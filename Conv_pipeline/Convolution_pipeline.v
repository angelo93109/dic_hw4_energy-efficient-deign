==> flow/design.v <==
module Convolution_pipeline(
    clk,
    rst_n,
	in_valid,
	In_IFM_1,
	In_IFM_2,
	In_IFM_3,
	In_IFM_4,	
	In_Weight_1,
	In_Weight_2,
	In_Weight_3,
	In_Weight_4,	
	Out_OFM
    );
input clk, rst_n;
input in_valid;
input[3:0]In_IFM_1;
input[3:0]In_IFM_2;
input[3:0]In_IFM_3;
input[3:0]In_IFM_4;
input[3:0]In_Weight_1;
input[3:0]In_Weight_2;
input[3:0]In_Weight_3;
input[3:0]In_Weight_4;
output reg [11:0]Out_OFM;
reg [3:0]In_1;
reg [3:0]In_2;
reg [3:0]In_3;
reg [3:0]In_4;
reg [3:0]weight1;
reg [3:0]weight2;
reg [3:0]weight3;
reg [3:0]weight4;
reg [11:0] PPR1_1;
reg [11:0] PPR1_2;
reg [11:0] PPR1_3;
reg [11:0] PPR1_4;
reg [11:0] PPR2_1;
reg [11:0] PPR2_2;
always@(posedge clk or negedge rst_n)   
begin
	if(!rst_n)
		begin
			In_1 <= 4'd0;
			In_2 <= 4'd0;
			In_3 <= 4'd0;
			In_4 <= 4'd0;
			weight1 <= 4'd0;
			weight2 <= 4'd0;
			weight3 <= 4'd0;
			weight4 <= 4'd0;
			PPR1_1 <= 12'd0;
			PPR1_2 <= 12'd0;
			PPR1_3 <= 12'd0;
			PPR1_4 <= 12'd0;
			PPR2_1 <= 12'd0;
			PPR2_2 <= 12'd0;
			Out_OFM <= 12'd0;
		end
	else if(in_valid == 1)
		begin
			In_1 <= In_IFM_1;
			In_2 <= In_IFM_2;	
			In_3 <= In_IFM_3;	
			In_4 <= In_IFM_4;	
			weight1 <= In_Weight_1;
			weight2 <= In_Weight_2;
			weight3 <= In_Weight_3;
			weight4 <= In_Weight_4;
			PPR1_1 <= In_1 * weight1;
			PPR1_2 <= In_2 * weight2;
			PPR1_3 <= In_3 * weight3;
			PPR1_4 <= In_4 * weight4;
			PPR2_1 <= PPR1_1 + PPR1_2;
			PPR2_2 <= PPR1_3 + PPR1_4;
			Out_OFM <= PPR2_1 + PPR2_2;
		end	
	else
		begin
			In_1 <= In_1;
			In_2 <= In_2;
			In_3 <= In_3;
			In_4 <= In_4;
			weight1 <= weight1;
			weight2 <= weight2;
			weight3 <= weight3;
			weight4 <= weight4;
			PPR1_1 <= PPR1_1;
			PPR1_2 <= PPR1_2;
			PPR1_3 <= PPR1_3;
			PPR1_4 <= PPR1_4;
			PPR2_1 <= PPR2_1;
			PPR2_2 <= PPR2_2;
			Out_OFM <= Out_OFM;
		end
end
endmodule
Reports on Convolution_pipeline
Tool output for the design above, in the order of the flow.
Line numbers count from 1 in the design file above.
Operators: Yosys type, input widths -> output width; for muxes data width and select width s.
Library cell names are shortened.
Not given: -

design
  top module = Convolution_pipeline
  clock input = clk
  standard-cell library = sky130hd
  corner = tt_025C_1v80

After elaboration
Source: Yosys, flattened and elaborated, memories not mapped. Widths are those after wreduce; folded enables and synchronous resets count as part of the registers. Registers that Yosys merges into a memory's read port (data or address) are not register bits. Print and check cells do not count. Equal cells are merged and count once.

operators by class
  $add $sub $neg = 3
  multipliers = 4

operators by type and width
  cell            number
  $mul 4x4->8     4
  $add 12x12->12  3

bit counts
  flip-flop bits (word level) = 116
  input port bits = 35
  output and inout bits = 12
  word-level cells = 22

Logic depth
Longest topological path by Yosys (ltp), each cell counted once; first at word level (registers and memories cut), then after technology mapping (sequential cells cut; the memories' decode and read muxes count).

depth
  depth after elaboration = 1
  ABC_AREA = 0
  depth in mapped cells = 11
  depth with buffers taken out = 11

Synthesis result
The flow's flattened synthesis, as Yosys stat reports it; memories are mapped. The netlist is that of the ABC_AREA named above (0 if unset); the other value can give another one.

mapped netlist
  cells in the netlist = 546
  cell area after synthesis = 6045.8 sq um
  sequential part of the area = 2302.2 sq um
  mapped flip-flops = 92
  buffers = 15

cell types
  type       number  area in all (sq um)
  dfrtp_1    92      2.3E+03
  ha_1       73      913.376
  mux2_2     64      720.691
  fa_1       19      380.365
  and2_1     41      256.496
  xnor2_1    23      201.443
  inv_1      40      150.144
  o21ai_0    30      150.144
  a21o_1     18      135.13
  nand2_1    30      112.608
  a21oi_1    17      85.082
  nor3_1     12      60.058
  a211oi_1   7       52.55
  a31o_2     6       52.55
  o21a_1     7       52.55
  o2bb2ai_1  5       43.792
  nor2_1     11      41.29
  o21bai_1   5       37.536

Not listed: further types 19, cells in them 46.

Path before layout
OpenSTA on the mapped netlist: ideal clock, no wires. The path of least setup slack (recovery checks aside). Input and output delay are each 20% of the period. Register names are those of the netlist, which keeps one name where synthesis merged equal registers.

timing path post-synthesis
  path kind = register to register
  from = register In_1[0]
  to = register PPR1_1[7]
  clock period = 3.92 ns
  setup time = 0.125 ns
  time at the first pin = 0.000 ns
  arrival = 2.737 ns
  required time = 3.795 ns
  path slack = 1.058 ns
  path delay = 2.862 ns
  stages = 11
  path buffers = 0
  synthesis period reached = 2.862 ns

"path delay" is the arrival time less input delay plus setup time.
"stages": output pins that drive a net of the path, with the launching flip-flop's if there is one; two outputs of one cell count as two.
"synthesis period reached" is the clock period less the worst setup slack; recovery checks do not enter. This is arithmetic on one report: input and output delays are still those of the set period (20% each).
The rows between start and end are the longest chain of elaborated cells between them; the timing report does not say that the signal goes this way. Where chains are equally long, one stands for them.
Each line given opens the expression or statement behind the cell; cells for indexed reads and writes are added by Yosys, which also makes memories of some case tables.
A register here has more assigning lines than the two given.

between the ends, post-synthesis
  cells stage by stage = dfrtp_1 nand2_1 fa_1 fa_1 inv_1 ha_1 a21o_1 a31o_2 a21oi_1 xnor2_1 mux2_2
  cells in the longest elaborated chain = 1
  elaborated cells on any way between the ends = 1
  RTL lines with such cells = 1
  those cells by class = mul (1)

RTL lines, path post-synthesis
  item           RTL line  text
  from (decl)    26        reg [3:0]In_1;
  from (assign)  62        In_1 <= In_IFM_1;
  from (assign)  80        In_1 <= In_1;
  $mul 4x4->8    70        PPR1_1 <= In_1 * weight1;
  to (assign)    52        PPR1_1 <= 12'd0;
  to (assign)    70
  to (decl)      34        reg [11:0] PPR1_1;

Path in the finished layout
From the final timing report of job 2: the path of least setup slack in the routed layout; clock arrival at registers is part of the times.

timing path post-layout
  path kind = register to register
  from = register In_2[2]
  to = register PPR1_2[7]
  clock period = 1.91 ns
  setup time = 0.11 ns
  time at the first pin = 0.35 ns
  arrival = 3.01 ns
  required time = 2.14 ns
  path slack = -0.87 ns
  stages = 11
  path buffers = 0

The rows between start and end are the longest chain of elaborated cells between them; the timing report does not say that the signal goes this way. Where chains are equally long, one stands for them.
A register here has more assigning lines than the two given.

between the ends, post-layout
  cells stage by stage = dfrtp_1 nand2_2 fa_1 inv_1 fa_1 ha_1 a21o_1 a31o_2 a21oi_2 xnor2_1 mux2_4
  cells in the longest elaborated chain = 1
  elaborated cells on any way between the ends = 1
  RTL lines with such cells = 1
  those cells by class = mul (1)

RTL lines, path post-layout
  item           RTL line  text
  from (decl)    27        reg [3:0]In_2;
  from (assign)  63        In_2 <= In_IFM_2;
  from (assign)  81        In_2 <= In_2;
  $mul 4x4->8    71        PPR1_2 <= In_2 * weight2;
  to (assign)    53        PPR1_2 <= 12'd0;
  to (assign)    71
  to (decl)      35        reg [11:0] PPR1_2;

==> runs of Convolution_pipeline <==
Convolution_pipeline through Yosys and OpenROAD on sky130hd: 2 stored runs, unordered, with their settings and measured results. The constraints put input and output delay at 20% of the set period each and load the outputs with 0.01 pF.
By "achieved clock period (ns)" is meant the clock period of the run minus its worst setup slack. This is arithmetic on one report: input and output delays are still those of the set period (20% each).
"worst setup path time (ns)" is the time allowed to the run's worst setup path (the clock period less input and output delay, where it has them) less its slack. Clock arrival times count: a late capture clock shortens it, a late launch clock lengthens it.
"finish__power__total": no workload was simulated; the value follows from the tool's default switching activity.

settings of job 1
{
  "period_ns": 6.06,
  "CORE_UTILIZATION": 64,
  "PLACE_DENSITY_LB_ADDON": 0.05,
  "CORE_ASPECT_RATIO": 1.31,
  "CELL_PAD_IN_SITES_GLOBAL_PLACEMENT": 3,
  "CELL_PAD_IN_SITES_DETAIL_PLACEMENT": 1,
  "GPL_ROUTABILITY_DRIVEN": 1,
  "CTS_CLUSTER_DIAMETER": 139,
  "CAP_MARGIN": 15,
  "SLEW_MARGIN": 0,
  "CORE_MARGIN": 2
}
report of job 1: did not finish, place, FLW-0024

settings of job 2
{
  "period_ns": 1.91,
  "CORE_UTILIZATION": 22,
  "SETUP_SLACK_MARGIN": -0.08,
  "PLACE_DENSITY_LB_ADDON": 0.14,
  "CORE_MARGIN": 8,
  "CELL_PAD_IN_SITES_GLOBAL_PLACEMENT": 2,
  "CELL_PAD_IN_SITES_DETAIL_PLACEMENT": 1,
  "CAP_MARGIN": 30,
  "SLEW_MARGIN": 20
}
report of job 2
yosys chip area after synthesis (um^2): 6045.8
finish__design__die__area: 33042.2
finish__design__instance__area__stdcell: 8152.8
finish__design__instance__utilization: 0.3025
finish__timing__setup__ws: -0.870
finish__timing__setup__tns: -13.713
finish__timing__hold__ws: 0.420
finish__power__total: 9.743e-03
achieved clock period (ns): 2.780
worst setup path time (ns): 2.78
worst setup path kind: register to register
