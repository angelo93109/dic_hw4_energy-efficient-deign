==> flow/design.v <==
module Convolution_example(
    clk,
    rst_n,
	in_valid,
	In_IFM_1,
	In_IFM_2,
	In_IFM_3,
	In_IFM_4,	
	In_Weight_1,
	In_Weight_2,
	In_Weight_3,
	In_Weight_4,	
    out_valid, 
	Out_OFM
    );
input clk, rst_n;
input in_valid;
input[3:0]In_IFM_1;
input[3:0]In_IFM_2;
input[3:0]In_IFM_3;
input[3:0]In_IFM_4;
input[3:0]In_Weight_1;
input[3:0]In_Weight_2;
input[3:0]In_Weight_3;
input[3:0]In_Weight_4;
output reg out_valid;
output reg [11:0]Out_OFM;
parameter IDLE       = 2'd0;
parameter IN         = 2'd1;
parameter Cal        = 2'd2;
parameter Out        = 2'd3;
reg [1:0]cstate;
reg [1:0]nstate;
reg [3:0]In_1;
reg [3:0]In_2;
reg [3:0]In_3;
reg [3:0]In_4;
reg [3:0]weigts1;
reg [3:0]weigts2;
reg [3:0]weigts3;
reg [3:0]weigts4;
wire [11:0]Adder;
always@(posedge clk or negedge rst_n)
begin
	if(!rst_n)
		cstate <= IDLE;
	else 
		cstate <= nstate;
end
always@(*)
begin
	case(cstate)
		IDLE:  
			if(in_valid==1)   
				nstate = IN;      
			else
				nstate = cstate;
		IN:
			nstate = Cal;
		Cal:  
			nstate = Out;         
		Out: 	                           
			nstate = IDLE;
		default
			nstate = cstate;
	endcase
end
always@(posedge clk or negedge rst_n)   
begin
	if(!rst_n)
		begin
			In_1 <= 4'd0;
			In_2 <= 4'd0;
			In_3 <= 4'd0;
			In_4 <= 4'd0;
		end
	else if(in_valid == 1)
		begin
			In_1 <= In_IFM_1;
			In_2 <= In_IFM_2;	
			In_3 <= In_IFM_3;	
			In_4 <= In_IFM_4;	
		end	
	else if(cstate == IDLE)
		begin
			In_1 <= 4'd0;
			In_2 <= 4'd0;
			In_3 <= 4'd0;
			In_4 <= 4'd0;
		end
	else
		begin
			In_1 <= In_1;
			In_2 <= In_2;
			In_3 <= In_3;
			In_4 <= In_4;
		end
end
always@(posedge clk or negedge rst_n)   
begin
	if(!rst_n)
		begin
			weigts1 <= 4'd0;
			weigts2 <= 4'd0;
			weigts3 <= 4'd0;
			weigts4 <= 4'd0;
		end
	else if(in_valid == 1)
		begin
			weigts1 <= In_Weight_1;
			weigts2 <= In_Weight_2;	
			weigts3 <= In_Weight_3;	
			weigts4 <= In_Weight_4;	
		end
	else if(cstate == IDLE)
		begin
			weigts1 <= 4'd0;
			weigts2 <= 4'd0;
			weigts3 <= 4'd0;
			weigts4 <= 4'd0;
		end	
	else
		begin
			weigts1 <= weigts1;
			weigts2 <= weigts2;
			weigts3 <= weigts3;
			weigts4 <= weigts4;
		end
end
assign Adder = (In_1 * weigts1) +  (In_2 * weigts2)+  (In_3 * weigts3)+  (In_4 * weigts4);
always@(posedge clk or negedge rst_n)
begin
	if(!rst_n)
		Out_OFM <= 12'd0;
	else if(cstate == Out)
		Out_OFM <= Adder;
	else 
		Out_OFM <= 12'd0;
end
always@(posedge clk or negedge rst_n)
begin
	if(!rst_n)
		out_valid <= 1'd0;
	else if(cstate == Out)
		out_valid <= 1'd1;
	else 
		out_valid <= 1'd0;
end
endmodule
## Tool chain data of Convolution_example

The steps from the RTL of Convolution_example to its reports follow in flow order.
Line numbers count from 1 in the design file above.
Operators: Yosys type, input widths -> output width; for muxes data width and select width s.
Cell names lack the library's common part.
A cell with -- has no value.

| inputs | value |
|---|---|
| top | Convolution_example |
| clock input | clk |
| library | sky130hd |
| timing corner | tt_025C_1v80 |

## Word-level counts

Yosys after proc, flatten, opt, wreduce and memory -nomap, before mapping. Memory bits, and registers merged into a memory's read port (data or address), are not among the register bits. Print and check cells are not counted. Equal cells are merged and count once.

| storage and ports | value |
|---|---|
| flip-flop bits (word level) | 46 |
| bits in latches | 0 |
| bits in writable memories | 0 |
| bits in read-only memories | 0 |
| word width x clocked read ports | 0 |
| memories kept | 0 |
| input bits | 35 |
| output and inout bits | 13 |

| cells by class | value |
|---|---|
| $add $sub $neg | 3 |
| multipliers | 4 |
| divide/modulo/power cells | 0 |
| $lt $le $gt $ge | 0 |
| eq/ne operators | 4 |
| shifts and indexed selects | 0 |
| multiplexer cells | 13 |
| bitwise logic cells | 0 |
| reductions and logical operators | 2 |

Operators with widths:

| cell | number |
|---|---|
| $mul 4x4->8 | 4 |
| $mux 4 | 9 |
| $add 10x8->11 | 1 |
| $mux 11 | 1 |
| $add 9x8->10 | 1 |
| $add 8x8->9 | 1 |
| $pmux 2 s4 | 1 |
| $eq 2x2->1 const B | 2 |
| $eq 2x1->1 const B | 1 |
| $ne 2x2->1 const B | 1 |
| $logic_not 2->1 | 1 |
| $reduce_bool 2->1 | 1 |
| $mux 2 | 1 |
| $mux 1 | 1 |

## Longest topological paths

Yosys ltp: most cells in a row. Word level: on the elaborated netlist, between registers, memories and ports. Mapped: between sequential cells and ports; inverters and the memories' decode and read muxes count.

| depth | value |
|---|---|
| word-level depth | 5 |
| ABC_AREA | 0 |
| gate-level depth with buffers | 18 |
| mapped depth without buffers | 18 |

## Mapped cells and area

The flow's flattened synthesis, as Yosys stat reports it; memories are mapped. The netlist is that of the ABC_AREA named above (0 if unset); the other value can give another one.

| synthesis totals | value |
|---|---|
| cells in the netlist | 423 |
| cell area after synthesis | 0.0039938 mm2 |
| mapped flip-flops | 48 |
| buffer cells | 12 |

Cell types:

| cell | number | total area (um2) |
|---|---|---|
| dfrtp_1 | 47 | 1.18E+03 |
| fa_1 | 48 | 960.922 |
| ha_1 | 36 | 450.432 |
| nand2_1 | 87 | 326.563 |
| and2_1 | 47 | 294.032 |
| inv_1 | 78 | 292.781 |
| o21ai_0 | 33 | 165.158 |
| nor3_1 | 6 | 30.029 |
| clkbuf_1 | 7 | 26.275 |
| dfstp_2 | 1 | 26.275 |
| a21o_1 | 3 | 22.522 |
| o21a_1 | 3 | 22.522 |
| a41oi_2 | 1 | 16.266 |
| buf_2 | 3 | 15.014 |
| buf_4 | 2 | 15.014 |
| nor2b_4 | 1 | 13.763 |
| a211oi_2 | 1 | 12.512 |
| a21oi_1 | 2 | 10.01 |

Not listed: further types 16, cells in them 17.

## Path before layout

OpenSTA on the mapped netlist: ideal clock, no wires. The path of least setup slack (recovery checks aside). Input and output delay are each 20% of the period. Register names are those of the netlist, which keeps one name where synthesis merged equal registers.

| path post-synthesis | value |
|---|---|
| kind | register -> register |
| start point | reg In_3[1] |
| end point | reg Out_OFM[10] |
| clock period | 8,880 ps |
| arrival time | 4,796 ps |
| required time | 8,761 ps |
| setup slack | 3,965 ps |
| path delay | 4,915 ps |
| stages | 17 |
| buffers on the path | 0 |
| synthesis period reached | 4,915 ps |

"path delay" is the arrival time less input delay plus setup time.
"stages" counts driving pins, that of a launching flip-flop among them; a cell with two outputs on the path counts twice.
"synthesis period reached" is the clock period less the worst setup slack; recovery checks do not enter. This is arithmetic on one report: input and output delays are still those of the set period (20% each).
The rows between start and end are the longest chain of elaborated cells between them; the timing report does not say that the signal goes this way. Where chains are equally long, one stands for them.
A line is the first line of the expression or statement that the cell stems from. Yosys adds cells for indexed reads and writes and turns some case tables into memories.
At most two assigning lines are given for a register; there are more.

| on the way, post-synthesis | value |
|---|---|
| cells stage by stage | dfrtp_1 > and2_1 > fa_1 > inv_1 > fa_1 > inv_1 > fa_1 > fa_1 > fa_1 > inv_1 > fa_1 > inv_1 > ha_1 > nor2b_4 > o31a_1 > o21a_1 > o21ba_1 |
| cells in the longest elaborated chain | 4 |

Ends and longest elaborated chain, post-synthesis:

| item | line | source |
|---|---|---|
| start, declared | 36 | `reg [3:0]In_3;` |
| start, assigned | 81 | `In_3 <= In_IFM_3;` |
| start, assigned | 95 | `In_3 <= In_3;` |
| $mul 4x4->8 | 130 | `assign Adder = (In_1 * weigts1) +  (In_2 * weigts2)+  (In_3 * weigts3)+  (In_4 * weigts4);` |
| $add 9x8->10 | 130 |  |
| $add 10x8->11 | 130 |  |
| $mux 11 | 135 | `else if(cstate == Out)` |
| end, assigned | 134 | `Out_OFM <= 12'd0;` |
| end, assigned | 136 | `Out_OFM <= Adder;` |
| end, declared | 27 | `output reg [11:0]Out_OFM;` |

## Path in the finished layout

From the final timing report of job 1: the path of least setup slack in the routed layout; clock arrival at registers is part of the times.
The report prints the path's times to 10 ps; the period is as set.

| path after layout | value |
|---|---|
| kind | register -> register |
| start point | reg In_1[2] |
| end point | reg Out_OFM[10] |
| clock period | 4,320 ps |
| arrival time | 4,990 ps |
| required time | 4,520 ps |
| setup slack | -470 ps |
| stages | 16 |
| buffers on the path | 0 |

The rows between start and end are the longest chain of elaborated cells between them; the timing report does not say that the signal goes this way. Where chains are equally long, one stands for them.
At most two assigning lines are given for a register; there are more.

| on the way, after layout | value |
|---|---|
| cells stage by stage | dfrtp_1 > nand2_2 > fa_2 > fa_2 > inv_1 > fa_1 > fa_2 > fa_1 > inv_1 > fa_1 > inv_2 > ha_4 > nor2b_4 > o31a_1 > o21a_1 > o21ba_1 |
| cells in the longest elaborated chain | 5 |

Ends and longest elaborated chain, after layout:

| item | line | source |
|---|---|---|
| start, declared | 34 | `reg [3:0]In_1;` |
| start, assigned | 79 | `In_1 <= In_IFM_1;` |
| start, assigned | 93 | `In_1 <= In_1;` |
| $mul 4x4->8 | 130 | `assign Adder = (In_1 * weigts1) +  (In_2 * weigts2)+  (In_3 * weigts3)+  (In_4 * weigts4);` |
| $add 8x8->9 | 130 |  |
| $add 9x8->10 | 130 |  |
| $add 10x8->11 | 130 |  |
| $mux 11 | 135 | `else if(cstate == Out)` |
| end, assigned | 134 | `Out_OFM <= 12'd0;` |
| end, assigned | 136 | `Out_OFM <= Adder;` |
| end, declared | 27 | `output reg [11:0]Out_OFM;` |

==> runs of Convolution_example <==
Below are 2 stored runs of the flow (Yosys, OpenROAD; platform sky130hd) on Convolution_example, each with its settings and what was measured, unordered. Constraints: input delay and output delay 20% of the set period each, output load 0.01 pF.
"period reached" = clock period - worst setup slack. The figure is calculated, with input and output delays left at 20% of the set period.
"worst path time" means the part of the period allowed to the worst setup path (the constraints hold back 20% at inputs and 20% at outputs) less its slack; where the path has registers, the arrival times of their clocks count too.
"worst path time" is given in steps of 10 ps.

#### Job 1

| setting | value |
|---|---|
| period_ns | `4.32` |
| CORE_UTILIZATION | `47` |
| SETUP_SLACK_MARGIN | `0.71` |
| PLACE_DENSITY | `0.54` |
| CORE_ASPECT_RATIO | `0.93` |
| CELL_PAD_IN_SITES_GLOBAL_PLACEMENT | `2` |
| TNS_END_PERCENT | `100` |
| CTS_CLUSTER_SIZE | `83` |
| CAP_MARGIN | `20` |
| SLEW_MARGIN | `20` |
| CORE_MARGIN | `2` |

| result | value |
|---|---|
| post-route setup TNS | -2,717 ps |
| worst path time | 4,790 ps |
| kind of the worst setup path | register -> register |
| area inside the die boundary | 0.0092514 mm2 |
| utilization of the finished layout | 62.0 % |
| mapped cell area after synthesis | 0.0039938 mm2 |
| worst hold slack after layout | 361 ps |
| worst setup slack after layout | -474 ps |
| period reached | 4,794 ps |

#### Job 2

| setting | value |
|---|---|
| period_ns | `3.49` |
| CORE_UTILIZATION | `30` |
| SETUP_SLACK_MARGIN | `-0.28` |
| PLACE_DENSITY_LB_ADDON | `0.3` |
| CORE_MARGIN | `5` |
| CTS_CLUSTER_DIAMETER | `192` |
| CAP_MARGIN | `20` |
| MAX_ROUTING_LAYER | `met5` |
| SLEW_MARGIN | `20` |

| result | value |
|---|---|
| worst hold slack after layout | 352 ps |
| post-route setup TNS | -9,316 ps |
| period reached | 4,787 ps |
| mapped cell area after synthesis | 0.0039938 mm2 |
| area inside the die boundary | 0.0157201 mm2 |
| worst path time | 4,790 ps |
| kind of the worst setup path | register -> register |
| worst setup slack after layout | -1,297 ps |
| utilization of the finished layout | 40.5 % |
